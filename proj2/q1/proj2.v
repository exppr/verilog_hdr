==> flow/design.v <==
module b7_to_ascii (
    rst,clk,in,r_out,on,out
);
    output reg [6:0]r_out;
    output reg on;
    input rst,clk,in;
    reg [2:0]count;
    output reg [6:0]out;
    always @(negedge rst, posedge clk) begin
        if (rst==0) begin
            out=0;
            r_out=0;
            on=0;
            count=0;
        end
        else begin
            if (count <= 6) begin
                if (count==0) begin
                    on=0;
                end
            out=out<<1;
            out[0]=in;
                if (count==6) begin
                on=1;
                end
            count=count+1;
            if (count==7) begin
                r_out=out;
                count=0;
            end
            end
        end
    end
endmodule
# Reports on b7_to_ascii
# What the tools print for b7_to_ascii, step after step.
# Lines are those of the file above, counted from 1.
# Cell names lack the library's common part.
inputs:
  top_module: "b7_to_ascii"
  clock: "clk"
  cell_library: "sky130hd"
  lib_corner: "tt_025C_1v80"

# Word level
# Source: Yosys, flattened and elaborated, memories not mapped. Widths are those after wreduce. Registers that Yosys merges into a memory's read port (data or address) are not register bits. Print and check cells do not count. Equal cells are merged and count once.
word_totals:
  register_bits: 18
  latchBits: 0
  mem_bits_rw: 0
  romBits: 0
  clocked_rd_ports_x_width: 0
  memories: 0
  word_cells: 16
classes:
  add_sub_neg: 1
  n_mul: 0
  div: 0
  n_cmp: 1
  n_eq: 2
  shifts: 0
  muxes: 3
  logic: 0
  reduce_and_logical: 4
ops:
  columns: ["cell", "count"]
  rows:
  - ["3-bit equality test (second input constant)", 2]
  - ["2-bit AND reduction", 2]
  - ["3-bit by 1-bit adder with 3-bit output (second input constant)", 1]
  - ["3-bit <= comparator (second input constant)", 1]
  - ["3-bit logical NOT", 1]
  - ["3-bit two-way mux", 1]
  - ["2-bit nonzero test", 1]
  - ["1-bit two-way mux", 2]

# Logic depth
# Depth = most cells in a row (Yosys ltp): at word level without a register or memory, in the mapped netlist without a sequential cell, where the memories' decode and read muxes count.
depth:
  word_depth: 3
  ABC_AREA: 0
  mapped_depth: 6
  ltp_nobuf: 5

# Synthesis result
# The flow's flattened synthesis, as Yosys stat reports it; memories are mapped. The netlist is that of the ABC_AREA named above (0 if unset); the other value can give another one.
# The area totals of this step are shown rounded.
types:
  columns: ["cell", "count", "type_area_um2"]
  rows:
  - ["dfrtp_1", 18, 450.432]
  - ["mux2_2", 7, 78.826]
  - ["and4b_1", 7, 70.067]
  - ["a211oi_1", 7, 52.55]
  - ["o211ai_1", 7, 52.55]
  - ["ha_1", 4, 50.048]
  - ["nand4_1", 7, 43.792]
  - ["nor2b_1", 7, 43.792]
  - ["nand2_1", 9, 33.782]
  - ["buf_4", 3, 22.522]
  - ["o21ai_0", 4, 20.019]
  - ["a22o_1", 2, 17.517]
  - ["buf_2", 3, 15.014]
  - ["o211ai_2", 1, 12.512]
  - ["buf_6", 1, 11.261]
  - ["inv_1", 3, 11.261]
  - ["nor2_1", 3, 11.261]
  - ["o221a_2", 1, 11.261]
# Not listed: further types 5, cells in them 5.
synth_totals:
  cell_count: 99
  synth_area_um2: 1000
  flip_flops: 18
  buffers: 7

# Path before layout
# Path of least setup slack by OpenSTA after synthesis, without wires, with an ideal clock, recovery checks aside; 20% of the period is set as input and as output delay. Where synthesis merged equal registers, the netlist keeps one of their names.
synth_timing:
  kind: "register to register"
  start: "reg count[0]"
  end: "reg out[0]"
  tclk_ps: 1470
  setup_time_ps: 125
  launch_ps: 0
  arrival_ps: 1337
  setup_slack_ps: 8
  delay_ps: 1462
  path_stages: 6
  n_path_buf: 0
  synth_period_reached_ps: 1462
# "delay_ps" = arrival - input delay + setup time.
# "path_stages": output pins that drive a net of the path, with the launching flip-flop's if there is one; two outputs of one cell count as two.
# "synth_period_reached_ps" = period - worst setup slack (recovery checks aside). The figure is calculated, with input and output delays left at 20% of the set period.
# The rows between start and end are the longest chain of elaborated cells between them; the timing report does not say that the signal goes this way. Where chains are equally long, one stands for them.
# Each line given opens the expression or statement behind the cell; cells for indexed reads and writes are added by Yosys, which also makes memories of some case tables.
# A register here has more assigning lines than the two given.
synth_via:
  path_cell_list: "dfrtp_1 inv_1 ha_1 and2b_4 nand2_2 mux2_2"
  elab_chain_cells: 1
  cone_cells: 1
synth_rtl:
  columns: ["item", "line_no", "source"]
  rows:
  - ["from (decl)", 7, "reg [2:0]count;"]
  - ["from (assign)", 14, "count=0;"]
  - ["from (assign)", 26, "count=count+1;"]
  - ["3-bit <= comparator", 17, "if (count <= 6) begin"]
  - ["to (assign)", 21, "out=out<<1;"]
  - ["to (assign)", 22, "out[0]=in;"]
  - ["to (decl)", 8, "output reg [6:0]out;"]

# Worst path after layout
# From the final timing report of run A: the path of least setup slack in the routed layout; clock arrival at registers is part of the times.
# The report prints the path's times to 10 ps; the period is as set.
layout_timing:
  kind: "register to register"
  start: "reg count[0]"
  end: "reg r_out[1]"
  tclk_ps: 2220
  setup_time_ps: 80
  launch_ps: 300
  arrival_ps: 2120
  setup_slack_ps: 330
  path_stages: 6
  n_path_buf: 0
# The rows between start and end are the longest chain of elaborated cells between them; the timing report does not say that the signal goes this way. Where chains are equally long, one stands for them.
# A register here has more assigning lines than the two given.
layout_via:
  path_cell_list: "dfrtp_1 inv_1 ha_1 and2b_1 nand4_1 o211ai_1"
  elab_chain_cells: 3
  cone_cells: 4
layout_rtl:
  columns: ["item", "line_no", "source"]
  rows:
  - ["from (decl)", 7, "reg [2:0]count;"]
  - ["from (assign)", 14, "count=0;"]
  - ["from (assign)", 26, "count=count+1;"]
  - ["3-bit by 1-bit adder with 3-bit output", 26, null]
  - ["3-bit equality test", 27, "if (count==7) begin"]
  - ["2-bit AND reduction", null, null]
  - ["to (assign)", 12, "r_out=0;"]
  - ["to (assign)", 28, "r_out=out;"]
  - ["to (decl)", 4, "output reg [6:0]r_out;"]

Hand-over note for b7_to_ascii

b7_to_ascii through Yosys and OpenROAD on sky130hd: 2 stored runs, unordered, with their settings and measured results. The constraints put input and output delay at 20% of the set period each and load the outputs with 0.01 pF.
By "achievedPeriod_ps" is meant the clock period of the run minus its worst setup slack. This is arithmetic on one report: input and output delays are still those of the set period (20% each).
"worst_path_time_ps" means the part of the period allowed to the worst setup path (the constraints hold back 20% at inputs and 20% at outputs) less its slack; where the path has registers, the arrival times of their clocks count too.
By "fin_power_uw" is meant OpenSTA's value without simulated activity: inputs other than the clock are taken to toggle once in ten clock periods, and the tool carries that through the logic.
"worst_path_time_ps" is known to 10 ps.
Results are given in rounded form.

--- run A ---
==> flow/run.sh <==
#!/bin/bash
# the make line also repeats the synthesis and layout settings of config.mk as NAME=value (left out here)
make -C /OpenROAD-flow-scripts/flow DESIGN_CONFIG=/design/flow/config.mk WORK_HOME=/design/flow/orfs CLKGATE_MAP_FILE= finish
==> flow/config.mk <==
export PLATFORM = sky130hd
export DESIGN_NAME = b7_to_ascii
export DESIGN_NICKNAME = b7_to_ascii
export VERILOG_FILES = /design/flow/design.v
export SDC_FILE = /design/flow/constraint.sdc
export NUM_CORES = 4
export LEC_CHECK = 0
export CAP_MARGIN = 20
export CELL_PAD_IN_SITES_DETAIL_PLACEMENT = 0
export CORE_MARGIN = 10
export CORE_UTILIZATION = 70
export CTS_CLUSTER_SIZE = 69
export GPL_ROUTABILITY_DRIVEN = 0
export MAX_ROUTING_LAYER = met4
export PLACE_DENSITY_LB_ADDON = 0.12
export SLEW_MARGIN = 20
==> flow/constraint.sdc <==
create_clock -name core_clock -period 2.22 [get_ports {clk}]
set_input_delay 0.4440 -clock core_clock [delete_from_list [all_inputs] [get_ports {clk}]]
set_output_delay 0.4440 -clock core_clock [all_outputs]
set_load 0.01 [all_outputs]

==> results, as YAML <==
results:
  fin_power_uw: 630
  stdcell_area_um2: 1200
  achievedPeriod_ps: 1889
  synthArea_um2: 1000
  tns_setup_ps: 0
  layout_utilization_pct: 91
  dieArea_um2: 3400
  worst_path_time_ps: 1890
  worstPathKind: "register to register"
  setup_worst_slack_ps: 330

--- run B ---
==> flow/run.sh <==
#!/bin/bash
# the make line also repeats the synthesis and layout settings of config.mk as NAME=value (left out here)
make -C /OpenROAD-flow-scripts/flow DESIGN_CONFIG=/design/flow/config.mk WORK_HOME=/design/flow/orfs CLKGATE_MAP_FILE= finish
==> flow/config.mk <==
export PLATFORM = sky130hd
export DESIGN_NAME = b7_to_ascii
export DESIGN_NICKNAME = b7_to_ascii
export VERILOG_FILES = /design/flow/design.v
export SDC_FILE = /design/flow/constraint.sdc
export NUM_CORES = 4
export LEC_CHECK = 0
export ABC_AREA = 0
export CAP_MARGIN = 20
export CELL_PAD_IN_SITES_GLOBAL_PLACEMENT = 1
export CORE_MARGIN = 2
export CORE_UTILIZATION = 20
export PLACE_DENSITY_LB_ADDON = 0.2
export SLEW_MARGIN = 20
==> flow/constraint.sdc <==
create_clock -name core_clock -period 2.52 [get_ports {clk}]
set_input_delay 0.5040 -clock core_clock [delete_from_list [all_inputs] [get_ports {clk}]]
set_output_delay 0.5040 -clock core_clock [all_outputs]
set_load 0.01 [all_outputs]

==> results, as YAML <==
results:
  setup_worst_slack_ps: 680
  stdcell_area_um2: 1300
  dieArea_um2: 5800
  synthArea_um2: 1000
  fin_power_uw: 610
  layout_utilization_pct: 26
  worst_path_time_ps: 1840
  worstPathKind: "register to register"
  achievedPeriod_ps: 1839
  tns_setup_ps: 0

End of note.
